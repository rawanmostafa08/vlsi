==> flow/design.v <==
module CarryBypass_Adder (
    input [31:0] A, 
    input [31:0] B, 
    input Cin,    
    output [31:0] Sum, 
    output Cout  
);
wire [8:0]Ctemp;
assign Ctemp[0]=Cin;
 genvar i;
 generate
    for (i = 0; i < 8; i = i + 1) begin : ripple_loop
      Ripple4bit R(
        .A(A[(4*i+3):(4*i)]),
        .B(B[(4*i+3):(4*i)]),
        .Cin(Ctemp[i]),
        .Sum(Sum[(4*i+3):(4*i)]),
        .Cout(Ctemp[i+1])
      );
    end
  endgenerate
assign Cout=Ctemp[8];
endmodule
module Ripple4bit (
    input [3:0] A, 
    input [3:0] B, 
    input Cin,    
    output [3:0] Sum, 
    output Cout  
);
wire [3:0] P;
assign P=A ^ B;
wire [3:0] Cout_temp;
assign select=&P;
assign Cout = (select == 1'b1) ? Cin : Cout_temp[3];
assign {Cout_temp[0],Sum[0]} = A[0] + B[0] + Cin;
assign {Cout_temp[1],Sum[1]} = A[1] + B[1] + Cout_temp[0];
assign {Cout_temp[2],Sum[2]} = A[2] + B[2] + Cout_temp[1];
assign {Cout_temp[3],Sum[3]} = A[3] + B[3] + Cout_temp[2];
endmodule
module ShiftAdder (
    input [63:0]in1,
    input [63:0]in2,
    output [63:0]out
);
wire Cout,dirty;
  CarryBypass_Adder DUT (
    .A(in1[63:32]),
    .B(in2[63:32]),
    .Cin(0),
    .Sum(out[63:32]),
    .Cout(Cout)
  );
  CarryBypass_Adder DUT2 (
    .A(in1[31:0]),
    .B(in2[31:0]),
    .Cin(Cout),
    .Sum(out[31:0]),
    .Cout(dirty)
  );
endmodule  
module shiftMultiplier(
  input [31:0] A,  
  input [31:0] B,  
  output reg [63:0] P  
);
reg [31:0] A_signed;
reg [31:0] B_signed;
reg [63:0] operand1[31:0];
reg [63:0] operand2[31:0];
wire [63:0] res[32:0];
assign res[0] =64'b0;
integer i;
  always @* begin
    if (A[31]==1'b1) begin
        A_signed[31:0]=~(A[31:0])+1;
    end
    else A_signed[31:0]=A[31:0];
    if (B[31]==1'b1) begin
        B_signed[31:0]=~(B[31:0])+1;
    end
    else B_signed[31:0]=B[31:0];
    P = 64'b0;  
    for (i = 1; i < 32; i = i + 1) begin
      P=res[i-1]<<1;
      operand1[i-1]=P;    
      operand2[i-1]=B_signed[31-i]*A_signed[31:0];
    end
    P = res[31];
    if ((A[31]==1'b1 && B[31]!=1'b1)||(A[31]!=1'b1 && B[31]==1'b1))
    P[63:0]=~(P[63:0])+1;
    if(A[31:0]==32'b0 || B[31:0]==32'b0)
    P=64'b0;
  end
    genvar j;
    generate
      for (j =0;j<31;j=j+1) begin : Adderrrr2
          ShiftAdder tc(.in1(operand1[j]),.in2(operand2[j]),.out(res[j+1]));
      end
    endgenerate
endmodule
module shift_integration (
    input clk,
    input[31:0] input1,
    input[31:0] input2,
    output reg [63:0] output1
);
reg [31:0] input_reg1,input_reg2;
wire [63:0] output_reg;
 shiftMultiplier shiftMultiplier1 (
           input_reg1,
           input_reg2,
           output_reg
        );
always @(posedge clk) begin
    input_reg1<= input1;
    input_reg2<= input2;
    output1<= output_reg;
end
endmodule
# Step by step through the tools: shift_integration
# What the tools print for shift_integration, step after step.
# Line numbers count from 1 in the design file above.
# Operators carry their Yosys type and port widths (W data, S select, Z words).
# Library cell names are shortened.
design:
  top: "shift_integration"
  clock_port: "clk"
  cell_library: "sky130hd"
  lib_corner: "tt_025C_1v80"

# Word level
# Source: Yosys, flattened and elaborated. Widths are those after wreduce; folded enables and synchronous resets count as part of the registers. Registers that Yosys merges into a memory's read port (data or address) are not register bits. Print and check cells do not count.
bits:
  out_inout_bits: 64
  ff_bits: 128
  input_bits: 65
op_classes:
  add_sub_neg: 3783
  muxes: 453
  multipliers: 31
  bitwise: 455
  reduce_logical: 456
op_table:
  columns: ["op", "n"]
  rows:
  - ["$add A2 B1 Y2", 1830]
  - ["$add A1 B1 Y2", 960]
  - ["$add A1 B1 Y2 const B", 900]
  - ["$reduce_and A4 Y1", 450]
  - ["$mul A1 B32 Y33", 31]
  - ["$xor A4 B4 Y4", 225]
  - ["$xor A4 B4 Y4 const B", 203]
  - ["$mux W1", 450]
  - ["$logic_not A32 Y1", 2]
  - ["$add A64 B1 Y64 const B", 1]
  - ["$not A64 Y64", 1]
  - ["$mux W64", 1]
  - ["$add A1 B1 Y1", 60]
  - ["$add A1 B1 Y2 const AB", 30]
  - ["$xor A4 B1 Y4", 15]
  - ["$add A32 B1 Y32 const B", 1]
  - ["$not A32 Y32", 1]
  - ["$mux W32", 1]
  - ["$add A31 B1 Y31 const B", 1]
  - ["$not A31 Y31", 1]
  - ["$mux W31", 1]
  - ["$xor A4 B4 Y4 const AB", 7]
  - ["$logic_and A1 B1 Y1", 2]
  - ["$logic_or A1 B1 Y1", 2]
  - ["$not A1 Y1", 2]

# Depth
# Longest topological path by Yosys (ltp), each cell counted once; first at word level (registers and memories cut), then after technology mapping (sequential cells cut; the memories' decode and read muxes count).
depth:
  word_depth: 2377
  abc_area: 0
  depth_mapped: 87
  depth_no_buf: 80

# Mapped cells and area
# The flow's flattened synthesis, as Yosys stat reports it; memories are mapped. The netlist is that of the ABC_AREA named above (0 if unset); the other value can give another one.
by_type:
  columns: ["cell", "n", "area_total_um2"]
  rows:
  - ["fa_1", 869, 1.74E+04]
  - ["nor2_1", 1055, 3.96E+03]
  - ["xnor2_1", 424, 3.71E+03]
  - ["dfxtp_1", 128, 2.56E+03]
  - ["xnor3_1", 76, 1.71E+03]
  - ["xor2_1", 175, 1532.72]
  - ["o21ai_0", 249, 1.25E+03]
  - ["a21oi_1", 232, 1.16E+03]
  - ["nand2_1", 310, 1.16E+03]
  - ["clkbuf_1", 288, 1.08E+03]
  - ["inv_1", 255, 957.168]
  - ["nor3_1", 165, 825.792]
  - ["o211ai_1", 105, 788.256]
  - ["nor4_1", 79, 494.224]
  - ["mux2_2", 43, 484.214]
  - ["ha_1", 35, 437.92]
  - ["nor4b_1", 47, 411.645]
  - ["nand2b_1", 59, 369.104]
# Other cell types: 85; their cells: 1164.
synth_totals:
  area_um2: 48989.5
  mapped_cells: 5758
  buffers: 394
  sequential_area_um2: 2562.5
  flip_flops: 128
# By module: a second synthesis without flattening, with its own total; a netlist apart from the flattened one above.
unflattened:
  hier_cells: 11251
  hier_area_um2: 95449.0
# Each row is one instance without its submodules.
by_module:
  columns: ["module", "mod_area_um2", "instances", "n_cells"]
  rows:
  - ["Ripple4bit", 171.4, 496, 19]
  - ["shiftMultiplier", 7748.7, 1, 1668]
  - ["shift_integration", 2562.5, 1, 128]
  - ["ShiftAdder", 3.8, 31, 1]
  - ["CarryBypass_Adder", 0.0, 62, 0]

# Path before layout
# Source: OpenSTA report_checks on the synthesized netlist (no wires, ideal clock, input and output delay 20% of the period each), path of least setup slack; recovery checks are left aside. Register names are those of the netlist, which keeps one name where synthesis merged equal registers.
synth_timing:
  path_type: "register to register"
  from: "register input_reg2[0]"
  to: "register output1[59]"
  arrival_time_ns: 25.196
  period_ns: 25.4
  path_slack_ns: 0.083
  setup_ns: 0.121
  t_first_pin_ns: 0.000
  stages: 83
  n_path_buf: 7
  path_delay_ns: 25.317
  period_less_setup_slack_ns: 25.317
# "path_delay_ns" = arrival - input delay + setup time.
# "stages" counts driving pins, that of a launching flip-flop among them; a cell with two outputs on the path counts twice.
# "period_less_setup_slack_ns" = period - worst setup slack (recovery checks aside). The figure is calculated, with input and output delays left at 20% of the set period.
# The rows between start and end are the longest chain of elaborated cells between them; the timing report does not say that the signal goes this way. Where chains are equally long, one stands for them.
# A line is the first line of the expression or statement that the cell stems from. Yosys adds cells for indexed reads and writes and turns some case tables into memories.
synth_between:
  path_cell_list: "dfxtp_1 > clkbuf_1 > inv_1 > clkbuf_1 > clkbuf_1 > ha_1 > clkbuf_1 > inv_1 > nor4_1 > mux2i_1 > nor2_1 > clkbuf_1 > clkbuf_1 > clkbuf_1 > nor2_1 > ha_1 > inv_1 > fa_1 > [47 not listed] > xnor2_1 > nor3_1 > a21oi_1 > o21ai_0 > nand3_1 > mux2_2 > fa_1 > fa_1 > fa_1 > nor3_1 > nand2b_1 > mux2_2 > nor4_1 > and2_1 > nand4_1 > nor3_2 > a31oi_1 > mux2_2"
  elab_chain_cells: 2377
  cone_cells: 5125
synth_lines:
  columns: ["item", "line", "text"]
  rows:
  - ["start: declaration", 108, "reg [31:0] input_reg1,input_reg2;"]
  - ["start: assignment", 117, "input_reg2<= input2;"]
  - ["$not A31 Y31", 80, "B_signed[31:0]=~(B[31:0])+1;"]
  - ["$add A31 B1 Y31", 80, null]
  - ["$mux W31", 79, "if (B[31]==1'b1) begin"]
  - ["$mul A1 B32 Y33", 87, "operand2[i-1]=B_signed[31-i]*A_signed[31:0];"]
  - ["$add A1 B1 Y2", 37, "assign {Cout_temp[1],Sum[1]} = A[1] + B[1] + Cout_temp[0];"]
  - ["$add A2 B1 Y2", 37, null]
  - ["$add A2 B1 Y2", 38, "assign {Cout_temp[2],Sum[2]} = A[2] + B[2] + Cout_temp[1];"]
  - ["[2363 not listed]", null, null]
  - ["$add A2 B1 Y2", 36, "assign {Cout_temp[0],Sum[0]} = A[0] + B[0] + Cin;"]
  - ["$add A2 B1 Y2", 37, null]
  - ["$add A2 B1 Y2", 38, null]
  - ["$add A1 B1 Y1", 39, "assign {Cout_temp[3],Sum[3]} = A[3] + B[3] + Cout_temp[2];"]
  - ["$not A64 Y64", 91, "P[63:0]=~(P[63:0])+1;"]
  - ["$add A64 B1 Y64", 91, null]
  - ["$mux W64", 90, "if ((A[31]==1'b1 && B[31]!=1'b1)||(A[31]!=1'b1 && B[31]==1'b1))"]
  - ["end: assignment", 118, "output1<= output_reg;"]
  - ["end: declaration", 106, "output reg [63:0] output1"]

# Timing after layout
# From the final timing report of stored run 1: the path of least setup slack in the routed layout; clock arrival at registers is part of the times.
layout_timing:
  path_type: "register to register"
  from: "register input_reg2[5]"
  to: "register output1[58]"
  period_ns: 17.5
  t_first_pin_ns: 0.53
  stages: 80
  arrival_time_ns: 23.86
  setup_ns: 0.11
  path_slack_ns: -5.93
  n_path_buf: 8
# The rows between start and end are the longest chain of elaborated cells between them; the timing report does not say that the signal goes this way. Where chains are equally long, one stands for them.
layout_between:
  path_cell_list: "dfxtp_2 > buf_6 > nor4_4 > buf_6 > buf_6 > nand4_1 > o41ai_4 > xor2_2 > buf_4 > nor2_1 > ha_1 > inv_2 > fa_1 > buf_4 > fa_1 > inv_2 > fa_2 > fa_1 > [44 not listed] > a21oi_1 > o21ai_2 > nand3_2 > mux2_4 > fa_1 > fa_1 > fa_1 > xnor2_2 > nand2b_1 > mux2_4 > nor4_4 > buf_4 > and2_4 > nand4_1 > buf_6 > nor3_4 > a21oi_1 > mux2_2"
  elab_chain_cells: 2377
  cone_cells: 5120
layout_lines:
  columns: ["item", "line", "text"]
  rows:
  - ["start: declaration", 108, "reg [31:0] input_reg1,input_reg2;"]
  - ["start: assignment", 117, "input_reg2<= input2;"]
  - ["$not A31 Y31", 80, "B_signed[31:0]=~(B[31:0])+1;"]
  - ["$add A31 B1 Y31", 80, null]
  - ["$mux W31", 79, "if (B[31]==1'b1) begin"]
  - ["$mul A1 B32 Y33", 87, "operand2[i-1]=B_signed[31-i]*A_signed[31:0];"]
  - ["$add A1 B1 Y2", 37, "assign {Cout_temp[1],Sum[1]} = A[1] + B[1] + Cout_temp[0];"]
  - ["$add A2 B1 Y2", 37, null]
  - ["$add A2 B1 Y2", 38, "assign {Cout_temp[2],Sum[2]} = A[2] + B[2] + Cout_temp[1];"]
  - ["[2363 not listed]", null, null]
  - ["$add A2 B1 Y2", 36, "assign {Cout_temp[0],Sum[0]} = A[0] + B[0] + Cin;"]
  - ["$add A2 B1 Y2", 37, null]
  - ["$add A2 B1 Y2", 38, null]
  - ["$add A1 B1 Y1", 39, "assign {Cout_temp[3],Sum[3]} = A[3] + B[3] + Cout_temp[2];"]
  - ["$not A64 Y64", 91, "P[63:0]=~(P[63:0])+1;"]
  - ["$add A64 B1 Y64", 91, null]
  - ["$mux W64", 90, "if ((A[31]==1'b1 && B[31]!=1'b1)||(A[31]!=1'b1 && B[31]==1'b1))"]
  - ["end: assignment", 118, "output1<= output_reg;"]
  - ["end: declaration", 106, "output reg [63:0] output1"]

# Module shift_integration, platform sky130hd: 2 stored runs of the flow (Yosys, OpenROAD) with differing settings, in no particular order. Input and output delays are each 20% of the period that was set; the output load is 0.01 pF.
# "clock_period_reached_ns" means the clock period less the worst setup slack. The figure is calculated, with input and output delays left at 20% of the set period.
# "worst_setup_path_time_ns": the worst setup path's part of the clock period (all of it between registers, 20% less for each end at a port) less its slack. A launch clock that arrives late makes it longer, a capture clock that arrives late makes it shorter.
runs:
  - name: "stored run 1"
    settings:
      period_ns: 17.5
      CORE_UTILIZATION: 58
      PLACE_DENSITY_LB_ADDON: 0.25
      GPL_ROUTABILITY_DRIVEN: 1
      CTS_CLUSTER_SIZE: 15
      CAP_MARGIN: 20
      CORE_MARGIN: 2
      SLEW_MARGIN: 20
    results:
      design_die_area_um2: 86803.9
      worst_hold_slack_ns: 0.923
      final_stdcell_area_um2: 67687.4
      setupTns_ns: -199.275
      worst_setup_path_time_ns: 23.43
      critical_path_kind: "register to register"
      setup_worst_slack_ns: -5.928
      clock_period_reached_ns: 23.428
      utilization_pct: 80.9
      post_synth_area_um2: 48989.5
  - name: "stored run 2"
    settings:
      period_ns: 50.5
      CORE_UTILIZATION: 31
      PLACE_DENSITY_LB_ADDON: 0.17
      CORE_ASPECT_RATIO: 0.68
      CORE_MARGIN: 9
      TNS_END_PERCENT: 60
      MIN_ROUTING_LAYER: "met2"
      MAX_ROUTING_LAYER: "met5"
      CAP_MARGIN: 20
      SLEW_MARGIN: 20
    results:
      design_die_area_um2: 172931.0
      worst_hold_slack_ns: 0.911
      final_stdcell_area_um2: 54549.8
      setupTns_ns: 0.000
      worst_setup_path_time_ns: 29.97
      critical_path_kind: "register to register"
      setup_worst_slack_ns: 20.532
      clock_period_reached_ns: 29.968
      utilization_pct: 35.0
      post_synth_area_um2: 48989.5

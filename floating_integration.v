==> flow/design.v <==
module Add64 (
  input  [63:0]in1,
  input  [63:0]in2,
  input  [63:0]in3,
  output [63:0]s,
  output [63:0]c
);
wire temp;
assign c[0]=0;
genvar i;
generate
  for (i = 0; i < 63; i = i+1) begin : Adder3333
    FA add (.in1(in1[i]),.in2(in2[i]),.in3(in3[i]),.s(s[i]),.c(c[i+1]));
  end
endgenerate
FA add2 (in1[63],in2[63],in3[63],s[63],temp);
endmodule   
module FA (
    input  in1,
    input  in2,
    input  in3,
    output s,
    output c
);
  assign {c, s} = in1 + in2 + in3;
endmodule   
module FloatingPointMultiplier (
   input signed  [31:0] A,
  input signed [31:0] B,
  output signed [31:0] result
);
  reg sign1, sign2;
  reg [7:0] exponent1, exponent2;
  reg  [22:0] fraction1, fraction2;
  reg  [31:0] fraction1_module,fraction2_module;
  reg signed [45:0] result_fraction;
  wire signed [63:0] result_fraction_module;
  reg [22:0]  resFrac;
  reg signed [7:0] result_exponent;
  reg result_sign;
  reg [21:0] temp_fraction;
  integer i;
  wire x ;
  wire cin;
  assign cin=0;
  wire cout;
  reg signed [31:0] exp1,exp2;
  wire signed [31:0] res;
assign x="0";
WM32bit mult (
  .in1(fraction1_module),
  .in2(fraction2_module),
  .result(result_fraction_module)
);
PlusOperatorAdder add_exponent(
        .A(exp1),
        .B(exp2),
        .Cin(cin),
        .Sum(res),
        .Cout(cout)
      );
  reg signed [7:0] exponent_diff;
  always @* begin
     sign1 = A[31];
     sign2 = B[31];
     exponent1 = A[30:23];
     exponent2 = B[30:23];
     fraction1 =  A[22:0];
     fraction2 =  B[22:0];
      fraction1_module={ {9{x}}, fraction1 };
      fraction2_module={ {9{x}}, fraction2 };
      exp1={ {24{exponent1[7]}}, exponent1 };
      exp2={ {24{exponent2[7]}}, exponent2 };
      result_exponent =res[7:0];
      result_fraction=result_fraction_module[45:0];
      resFrac = result_fraction[44:22];
      result_sign = sign1 ^ sign2;
	temp_fraction=resFrac[21:0];
    if (resFrac==23'b0) begin
        temp_fraction=22'b0;
    end
    else begin
        for(i = 0; i < 22; i = i + 1) begin
            if(temp_fraction[21]==0) begin
                temp_fraction = temp_fraction <<1;
                result_exponent =result_exponent-1;
            end
        end
    end
    resFrac[21:0]=temp_fraction;
  end
  assign result = {result_sign, result_exponent,resFrac };
endmodule
module HA (
  input  in1,
  input  in2,
  output s,
  output c
);
  assign {c, s} = in1 + in2;
endmodule   
module PlusOperatorAdder (
    input [31:0] A,
    input [31:0] B,
    input Cin,    
    output [31:0] Sum,
    output Cout
);
    assign {Cout, Sum} = A + B +Cin;
endmodule
module WM32bit (
    input [31:0] in1,
    input [31:0] in2,
    output [63:0] result
);
wire [31:0]A;
wire [31:0]B;
wire [63:0]res;
wire [15:0] m [15:0] ;
wire [63:0] r [15:0] ;
wire [63:0] s [4:0];
wire [63:0] c [4:0];
wire [63:0] s2 [2:0];
wire [63:0] c2 [2:0];
wire [63:0] s3 [1:0];
wire [63:0] c3 [1:0];
wire [63:0] s4 [1:0];
wire [63:0] c4 [1:0];
wire [63:0] s5 ;
wire [63:0] c5 ;
wire [63:0] s6 ;
wire [63:0] c6 ;
wire [63:0] c7 ;
assign A = (in1[31]) ? ~in1+1 : in1;
assign B = (in2[31]) ? ~in2+1 : in2;
WM8bit M1 (A[7:0],B[7:0],m[0]);                    
WM8bit M2 (A[7:0],B[15:8],m[1]);                   
WM8bit M3 (A[7:0],B[23:16],m[2]);                  
WM8bit M4 (A[7:0],B[31:24],m[3]);                  
WM8bit M5 (A[15:8],B[7:0],m[4]);                   
WM8bit M6 (A[15:8],B[15:8],m[5]);                  
WM8bit M7 (A[15:8],B[23:16],m[6]);                 
WM8bit M8 (A[15:8],B[31:24],m[7]);                 
WM8bit M9 (A[23:16],B[7:0],m[8]);                  
WM8bit MA (A[23:16],B[15:8],m[9]);                 
WM8bit MB (A[23:16],B[23:16],m[10]);               
WM8bit MC (A[23:16],B[31:24],m[11]);               
WM8bit MD (A[31:24],B[7:0],m[12]);                 
WM8bit ME (A[31:24],B[15:8],m[13]);                
WM8bit MF (A[31:24],B[23:16],m[14]);               
WM8bit MG (A[31:24],B[31:24],m[15]);               
assign r[0]    = {48'b0,m[0]};
assign r[1]    = {40'b0,m[1],8'b0};
assign r[2]    = {40'b0,m[4],8'b0};
assign r[3]    = {32'b0,m[2],16'b0};
assign r[4]    = {32'b0,m[5],16'b0};
assign r[5]    = {32'b0,m[8],16'b0};
assign r[6]    = {24'b0,m[3],24'b0};
assign r[7]    = {24'b0,m[6],24'b0};
assign r[8]    = {24'b0,m[9],24'b0};
assign r[9]    = {24'b0,m[12],24'b0};
assign r[10]   = {16'b0,m[7],32'b0};
assign r[11]   = {16'b0,m[10],32'b0};
assign r[12]   = {16'b0,m[13],32'b0};
assign r[13]   = {8'b0,m[11],40'b0};
assign r[14]   = {8'b0,m[14],40'b0};
assign r[15]   = {m[15],48'b0};
Add64 ad1(r[0],r[1],r[2],s[0],c[0]);
Add64 ad2(r[3],r[4],r[5],s[1],c[1]);
Add64 ad3(r[6],r[7],r[8],s[2],c[2]);
Add64 ad4(r[9],r[10],r[11],s[3],c[3]);
Add64 ad5(r[12],r[13],r[14],s[4],c[4]);
Add64 t2(s[0],s[1],s[2],s2[0],c2[0]);
Add64 t3(s[3],s[4],c[0],s2[1],c2[1]);
Add64 t4(c[1],c[2],c[3],s2[2],c2[2]);
Add64 t5(s2[0],s2[1],s2[2],s3[0],c3[0]);
Add64 t6(c2[0],c2[1],c2[2],s3[1],c3[1]);
Add64 t7(s3[0],s3[1],c3[0],s4[0],c4[0]);
Add64 t8(c3[1],c[4],r[15],s4[1],c4[1]);
Add64 t9(s4[0],s4[1],c4[0],s5,c5);
Add64 ta(c4[1],s5,c5,s6,c6);
HA to(s6[0],c6[0],res[0],c7[0]);
genvar i;
generate
    for (i =1;i<64;i=i+1) begin : Adderrrr2
        FA tc(.in1(s6[i]),.in2(c6[i]),.in3(c7[i-1]),.s(res[i]),.c(c7[i]));
    end
endgenerate
assign result = ((in1[31]&in2[31])|((~in1[31]))&(~in2[31]))?res: ~ res + 1;
endmodule  
module WM8bit (
  input  [ 7:0] A,
  input  [ 7:0] B,
  output [15:0] res
);
  wire [7:0] p[7:0];
  wire [7:0] s1;
  wire [7:0] c1;
  wire [9:0] s2;
  wire [7:0] c2;
  wire [8:0] s3;
  wire [6:0] c3;
  wire [9:0] s4;
  wire [7:0] c4;
  wire [9:0] s5;
  wire [8:0] c5;
  wire [10:0] s6;
  wire [9:0] c6;
  wire [10:0] s7;
  wire [10:0] c7;
  wire [10:0] c8;
  genvar i;
  generate
    for (i = 0; i < 8; i = i + 1) begin
      assign p[i] = A[i] ? B : 8'b0;
    end
  endgenerate
  assign res[0] = p[0][0];
  HA adder1 (p[0][1],p[1][0],res[1],c1[0]);
  FA adder2 (p[0][2],p[1][1],p[2][0],s1[0],c1[1]);
  FA adder3 (p[0][3],p[1][2],p[2][1],s1[1],c1[2]);
  FA adder4 (p[0][4],p[1][3],p[2][2],s1[2],c1[3]);
  FA adder5 (p[0][5],p[1][4],p[2][3],s1[3],c1[4]);
  FA adder6 (p[0][6],p[1][5],p[2][4],s1[4],c1[5]);
  FA adder7 (p[0][7],p[1][6],p[2][5],s1[5],c1[6]);
  HA adder8 (p[1][7],p[2][6],s1[6],c1[7]);
  assign s1[7] = p[2][7];
  assign s2[0] = p[3][0];
  HA adder11 (p[3][1],p[4][0],s2[1],c2[0]);
  FA adder12 (p[3][2],p[4][1],p[5][0],s2[2],c2[1]);
  FA adder13 (p[3][3],p[4][2],p[5][1],s2[3],c2[2]);
  FA adder14 (p[3][4],p[4][3],p[5][2],s2[4],c2[3]);
  FA adder15 (p[3][5],p[4][4],p[5][3],s2[5],c2[4]);
  FA adder16 (p[3][6],p[4][5],p[5][4],s2[6],c2[5]);
  FA adder17 (p[3][7],p[4][6],p[5][5],s2[7],c2[6]);
  HA adder18 (p[4][7],p[5][6],s2[8],c2[7]);
  assign s2[9] = p[5][7];
  assign s3[0] = p[6][0];
  HA adder21 (p[6][1],p[7][0],s3[1],c3[0]);
  HA adder22 (p[6][2],p[7][1],s3[2],c3[1]);
  HA adder23 (p[6][3],p[7][2],s3[3],c3[2]);
  HA adder24 (p[6][4],p[7][3],s3[4],c3[3]);
  HA adder25 (p[6][5],p[7][4],s3[5],c3[4]);
  HA adder26 (p[6][6],p[7][5],s3[6],c3[5]);
  HA adder27 (p[6][7],p[7][6],s3[7],c3[6]);
  assign s3[8] = p[7][7];
  HA adder31 (s1[0],c1[0],res[2],c4[0]);
  FA adder33 (s1[1],c1[1],s2[0],s4[0],c4[1]);
  FA adder34 (s1[2],c1[2],s2[1],s4[1],c4[2]);
  FA adder35 (s1[3],c1[3],s2[2],s4[2],c4[3]);
  FA adder36 (s1[4],c1[4],s2[3],s4[3],c4[4]);
  FA adder37 (s1[5],c1[5],s2[4],s4[4],c4[5]);
  FA adder32 (s1[6],c1[6],s2[5],s4[5],c4[6]);
  FA adder38 (s1[7],c1[7],s2[6],s4[6],c4[7]);
  assign s4[7] = s2[7];
  assign s4[8] = s2[8];
  assign s4[9] = s2[9];
  assign s5[0] = c2[0];
  HA adder41 (c2[1],s3[0],s5[1],c5[0]);
  HA adder51 (c2[2],s3[1],s5[2],c5[1]);
  FA adder44 (c2[3],s3[2],c3[0],s5[3],c5[2]);
  FA adder45 (c2[4],s3[3],c3[1],s5[4],c5[3]);
  FA adder46 (c2[5],s3[4],c3[2],s5[5],c5[4]);
  FA adder47 (c2[6],s3[5],c3[3],s5[6],c5[5]);
  FA adder42 (c2[7],s3[6],c3[4],s5[7],c5[6]);
  HA adder49 (s3[7],c3[5],s5[8],c5[7]);
  HA adder40 (s3[8],c3[6],s5[9],c5[8]);
  HA adder63 (s4[0],c4[0],res[3],c6[0]);
  HA adder52 (s4[1],c4[1],s6[0],c6[1]);
  FA adder53 (s4[2],c4[2],s5[0],s6[1],c6[2]);
  FA adder54 (s4[3],c4[3],s5[1],s6[2],c6[3]);
  FA adder55 (s4[4],c4[4],s5[2],s6[3],c6[4]);
  FA adder56 (s4[5],c4[5],s5[3],s6[4],c6[5]);
  FA adder57 (s4[6],c4[6],s5[4],s6[5],c6[6]);
  FA adder58 (s4[7],c4[7],s5[5],s6[6],c6[7]);
  HA adder59 (s4[8],s5[6],s6[7],c6[8]);  
  HA adder50 (s4[9],s5[7],s6[8],c6[9]);  
  assign s6[9] = s5[8];
  assign s6[10] = s5[9];
  HA adder71 (s6[0],c6[0],res[4],c7[0]);
  HA adder72 (s6[1],c6[1],s7[0],c7[1]);
  HA adder73 (s6[2],c6[2],s7[1],c7[2]);
  FA adder74 (s6[3],c6[3],c5[0],s7[2],c7[3]);
  FA adder75 (s6[4],c6[4],c5[1],s7[3],c7[4]);
  FA adder76 (s6[5],c6[5],c5[2],s7[4],c7[5]);
  FA adder77 (s6[6],c6[6],c5[3],s7[5],c7[6]);
  FA adder78 (s6[7],c6[7],c5[4],s7[6],c7[7]);
  FA adder79 (s6[8],c6[8],c5[5],s7[7],c7[8]);
  FA adder70 (s6[9],c6[9],c5[6],s7[8],c7[9]);
  HA adder80 (s6[10],c5[7],s7[9],c7[10]);
  assign s7[10]= c5[8];
  HA adder91 (s7[0],c7[0],res[5],c8[0]);
  FA adder92 (s7[1],c7[1],c8[0],res[6],c8[1]);
  FA adder93 (s7[2],c7[2],c8[1],res[7],c8[2]);
  FA adder94 (s7[3],c7[3],c8[2],res[8],c8[3]);
  FA adder95 (s7[4],c7[4],c8[3],res[9],c8[4]);
  FA adder96 (s7[5],c7[5],c8[4],res[10],c8[5]);
  FA adder97 (s7[6],c7[6],c8[5],res[11],c8[6]);
  FA adder98 (s7[7],c7[7],c8[6],res[12],c8[7]);
  FA adder99 (s7[8],c7[8],c8[7],res[13],c8[8]);
  FA adder84 (s7[9],c7[9],c8[8],res[14],c8[9]);
  FA adder82 (s7[10],c7[10],c8[9],res[15],c8[10]);
endmodule   
module floating_integration (
    input clk,
    input[31:0] input1,
    input[31:0] input2,
    output reg [31:0] output1
);
reg [31:0] input_reg1,input_reg2;
wire [31:0] output_reg;
FloatingPointMultiplier FloatingPointMultiplier1 (
           input_reg1,
           input_reg2,
           output_reg
        );
always @(posedge clk) begin
    input_reg1<= input1;
    input_reg2<= input2;
    output1<= output_reg;
end
endmodule
---- Reports on floating_integration ----
The steps from the RTL of floating_integration to its reports follow in flow order.
Lines are those of the file above, counted from 1.
Library cell names are shortened.
Not given: -
inputs
  top module .............................. floating_integration
  clock ................................... clk
  standard-cell library ................... sky130hd
  corner .................................. tt_025C_1v80

---- Elaborated design ----
Source: Yosys, flattened and elaborated, memories not mapped. Widths are those after wreduce. Registers that Yosys merges into a memory's read port (data or address) are not register bits. Print and check cells do not count. Equal cells are merged and count once.
cells by class
  $add $sub $neg .......................... 1369
  mux-type cells .......................... 156
  bitwise logic cells ..................... 2
  reductions and logical operators ........ 2
operators by type and width
  kind                                               count
  adder 1 x 1 -> 2 bit                               819
  adder 2 x 1 -> 2 bit                               486
  two-way mux 22 bit                                 43
  two-way mux 8 bit                                  90
  subtractor 8 x 2 -> 8 bit (second input constant)  22
  two-way mux 7 bit                                  23
  adder 1 x 1 -> 2 bit (first input constant)        21
  logical NOT 23 bit                                 1
  adder 1 bit                                        19
  adder 8 bit                                        1
  OR reduction 2 bit                                 1
  adder 1 bit (first input constant)                 1
  XOR 1 bit                                          1
  inverter 1 bit                                     1
bit counts
  flip-flop bits (word level) ............. 96
  bits of input ports ..................... 65
  output and inout port bits .............. 32

---- Depth ----
Depth = most cells in a row (Yosys ltp): at word level without a register or memory, in the mapped netlist without a sequential cell, where the memories' decode and read muxes count.
logic depth
  depth after elaboration ................. 121
  ABC_AREA ................................ 0
  depth in mapped cells ................... 105

---- After synthesis ----
Yosys stat after the flow's synthesis: flattened, memories mapped to cells. It holds for the ABC_AREA given above (unset counts as 0); a run with the other value may have another netlist.
The area totals of this step are shown rounded.
cell types
  cell type  count  area in all (µm²)
  fa_1       461    9.23E+03
  ha_1       367    4.59E+03
  and2_1     518    3.24E+03
  inv_1      612    2.3E+03
  dfxtp_1    96     1.92E+03
  nand2_1    132    495.475
  a21oi_1    98     490.47
  clkbuf_1   125    469.2
  nor2_1     121    454.186
  xnor2_1    51     446.678
  mux2i_1    35     350.336
  xor2_1     38     332.819
  o21ai_0    56     280.269
  a211oi_1   30     225.216
  a21o_1     25     187.68
  nand3_1    36     180.173
  nor3_1     36     180.173
  nand2b_1   25     156.4
Other cell types: 98; their cells: 406.
synthesis totals
  cells in the netlist .................... 3268
  cell area after synthesis ............... 29200 µm²
  sequential part of the area ............. 1920 µm²
  mapped flip-flops ....................... 96
  buffers ................................. 159
The figures by module come from a second, unflattened synthesis with its own total; it is not the netlist above.
unflattened totals
  cell total of the unflattened synthesis .. 5028
  area (unflattened synthesis) ............ 59800 µm²
Each row is one instance without its submodules.
by module
  module                   times used  cells  area (µm²)
  FA                       1711        1      20.0
  FloatingPointMultiplier  1           1087   7330
  WM8bit                   16          65     408
  HA                       401         1      12.5
  WM32bit                  1           420    2830
  floating_integration     1           96     1920
  PlusOperatorAdder        1           245    1740
  Add64                    14          2      11.3

---- Worst setup path after synthesis ----
Path of least setup slack by OpenSTA after synthesis, without wires, with an ideal clock, recovery checks aside; 20% of the period is set as input and as output delay. Where synthesis merged equal registers, the netlist keeps one of their names.
timing path post-synthesis
  path kind ............................... reg2reg
  start point ............................. register input_reg1[2]
  end point ............................... register output1[30]
  clock period ............................ 46.4 ns
  launch time at the first pin ............ 0.000 ns
  arrival ................................. 27.679 ns
  required time ........................... 46.330 ns
  slack ................................... 18.651 ns
  delay of the path ....................... 27.749 ns
  stages on the path ...................... 101
  buffers on the path ..................... 4
  synthesis period reached ................ 27.749 ns
"delay of the path" = arrival - input delay + setup time.
"stages on the path" counts driving pins, that of a launching flip-flop among them; a cell with two outputs on the path counts twice.
"synthesis period reached" is the clock period less the worst setup slack; recovery checks do not enter. This is arithmetic on one report: input and output delays are still those of the set period (20% each).
The rows between start and end are the longest chain of elaborated cells between them; the timing report does not say that the signal goes this way. Where chains are equally long, one stands for them.
Each line given opens the expression or statement behind the cell; cells for indexed reads and writes are added by Yosys, which also makes memories of some case tables.
between the ends, post-synthesis
  cells stage by stage .................... dfxtp_1 > clkbuf_1 > nand2_1 > fa_1 > fa_1 > fa_1 > inv_1 > ha_1 > nand3_1 > nor2_1 > ha_1 > a21o_1 > ha_1 > a21oi_1 > fa_1 > fa_1 > fa_1 > fa_1 > [65 not listed] > nor2_1 > nor2_1 > ha_1 > mux2i_1 > nand2_1 > o21a_1 > ha_1 > mux2_2 > ha_1 > nand3_1 > mux2i_1 > xor2_1 > or3_1 > a211oi_2 > a21oi_1 > nor3b_2 > xnor3_1 > a21oi_1
  length of the longest elaborated chain .. 120
  elaborated cells between the ends (all ways) .. 578
RTL lines, path post-synthesis
  item                       line  text
  start: declaration         310   reg [31:0] input_reg1,input_reg2;
  start: assignment          318   input_reg1<= input1;
  two-way mux 8 bit          215   assign p[i] = A[i] ? B : 8'b0;
  adder 2 x 1 -> 2 bit       25    assign {c, s} = in1 + in2 + in3;
  adder 1 x 1 -> 2 bit       25
  adder 2 x 1 -> 2 bit       25
  adder 1 x 1 -> 2 bit       25
  adder 2 x 1 -> 2 bit       25
  adder 1 x 1 -> 2 bit       25
  [106 not listed]           -
  two-way mux 8 bit          79    if (resFrac==23'b0) begin
  subtractor 8 x 2 -> 8 bit  86    result_exponent =result_exponent-1;
  two-way mux 8 bit          84    if(temp_fraction[21]==0) begin
  two-way mux 8 bit          79
  subtractor 8 x 2 -> 8 bit  86
  two-way mux 8 bit          84
  two-way mux 8 bit          79
  end: assignment            320   output1<= output_reg;
  end: declaration           308   output reg [31:0] output1

---- Path in the finished layout ----
Path of least setup slack in the final report of job 1 (OpenROAD, finished layout, wires in). Where an end is a register, its clock arrival counts in the times.
timing path after layout
  path kind ............................... reg2reg
  start point ............................. register input_reg2[1]
  end point ............................... register output1[30]
  clock period ............................ 22.1 ns
  launch time at the first pin ............ 0.41 ns
  arrival ................................. 25.35 ns
  required time ........................... 22.44 ns
  slack ................................... -2.91 ns
  stages on the path ...................... 100
  buffers on the path ..................... 3
The rows between start and end are the longest chain of elaborated cells between them; the timing report does not say that the signal goes this way. Where chains are equally long, one stands for them.
between the ends, after layout
  cells stage by stage .................... dfxtp_4 > nand2_4 > fa_1 > fa_1 > fa_1 > inv_2 > ha_4 > nand3_2 > nor2_2 > ha_1 > a21o_1 > ha_1 > a21oi_2 > fa_2 > fa_2 > fa_2 > fa_2 > fa_2 > [64 not listed] > nor2_1 > nor2_1 > ha_1 > mux2i_1 > nand2_1 > o21a_1 > ha_1 > mux2_4 > ha_4 > nand3_2 > mux2i_1 > xor2_1 > or3_4 > a211oi_2 > a21oi_2 > nor3b_2 > xnor3_1 > a21oi_1
  length of the longest elaborated chain .. 120
  elaborated cells between the ends (all ways) .. 550
RTL lines, path after layout
  item                       line  text
  start: declaration         310   reg [31:0] input_reg1,input_reg2;
  start: assignment          319   input_reg2<= input2;
  two-way mux 8 bit          215   assign p[i] = A[i] ? B : 8'b0;
  adder 1 x 1 -> 2 bit       25    assign {c, s} = in1 + in2 + in3;
  adder 2 x 1 -> 2 bit x2    25
  adder 1 x 1 -> 2 bit       25
  adder 2 x 1 -> 2 bit       25
  adder 1 x 1 -> 2 bit       25
  adder 2 x 1 -> 2 bit       25
  [105 not listed]           -
  two-way mux 8 bit          79    if (resFrac==23'b0) begin
  subtractor 8 x 2 -> 8 bit  86    result_exponent =result_exponent-1;
  two-way mux 8 bit          84    if(temp_fraction[21]==0) begin
  two-way mux 8 bit          79
  subtractor 8 x 2 -> 8 bit  86
  two-way mux 8 bit          84
  two-way mux 8 bit          79
  end: assignment            320   output1<= output_reg;
  end: declaration           308   output reg [31:0] output1

==> results <==
Stored flow runs of floating_integration (2 of them; Yosys, OpenROAD, sky130hd). They differ in their settings and are not a sequence. Constraints: input delay and output delay 20% of the set period each, output load 0.01 pF.
"clock period achieved" = clock period - worst setup slack. The figure is calculated, with input and output delays left at 20% of the set period.
"time used up by the worst setup path" = time allowed to the worst setup path (clock period - input delay - output delay, where it has them) - its slack; a late launch clock adds to it, a late capture clock takes from it.
Results are given in rounded form.

---- job 1 ----
settings
  period_ns = 22.1
  CORE_UTILIZATION = 51
  SETUP_SLACK_MARGIN = 4.25
  PLACE_DENSITY_LB_ADDON = 0.01
  CORE_ASPECT_RATIO = 0.62
  CELL_PAD_IN_SITES_DETAIL_PLACEMENT = 0
  GPL_ROUTABILITY_DRIVEN = 0
  CTS_CLUSTER_SIZE = 13
  CAP_MARGIN = 20
  CORE_MARGIN = 2
  SLEW_MARGIN = 20
results
  post-route utilization .................. 66.0 %
  worst hold slack after layout ........... 0.435 ns
  clock period achieved ................... 25.009 ns
  synthesis area .......................... 29200 µm²
  setup slack of the critical path ........ -2.91 ns
  time used up by the worst setup path .... 25.01 ns
  class of the worst setup path ........... reg2reg
  overall die area ........................ 59100 µm²
  sum of negative setup slack ............. -24.2 ns
  std-cell area (final layout) ............ 37000 µm²

---- job 2 ----
settings
  period_ns = 48.9
  CORE_UTILIZATION = 26
  PLACE_DENSITY_LB_ADDON = 0.09
  CORE_ASPECT_RATIO = 1.46
  GPL_ROUTABILITY_DRIVEN = 0
  CTS_CLUSTER_SIZE = 25
  CAP_MARGIN = 20
  CORE_MARGIN = 2
  SLEW_MARGIN = 20
results
  post-route utilization .................. 28.8 %
  worst hold slack after layout ........... 0.418 ns
  clock period achieved ................... 31.263 ns
  synthesis area .......................... 29200 µm²
  setup slack of the critical path ........ 17.6 ns
  time used up by the worst setup path .... 31.26 ns
  class of the worst setup path ........... reg2reg
  overall die area ........................ 115000 µm²
  sum of negative setup slack ............. 0.000 ns
  std-cell area (final layout) ............ 32100 µm²
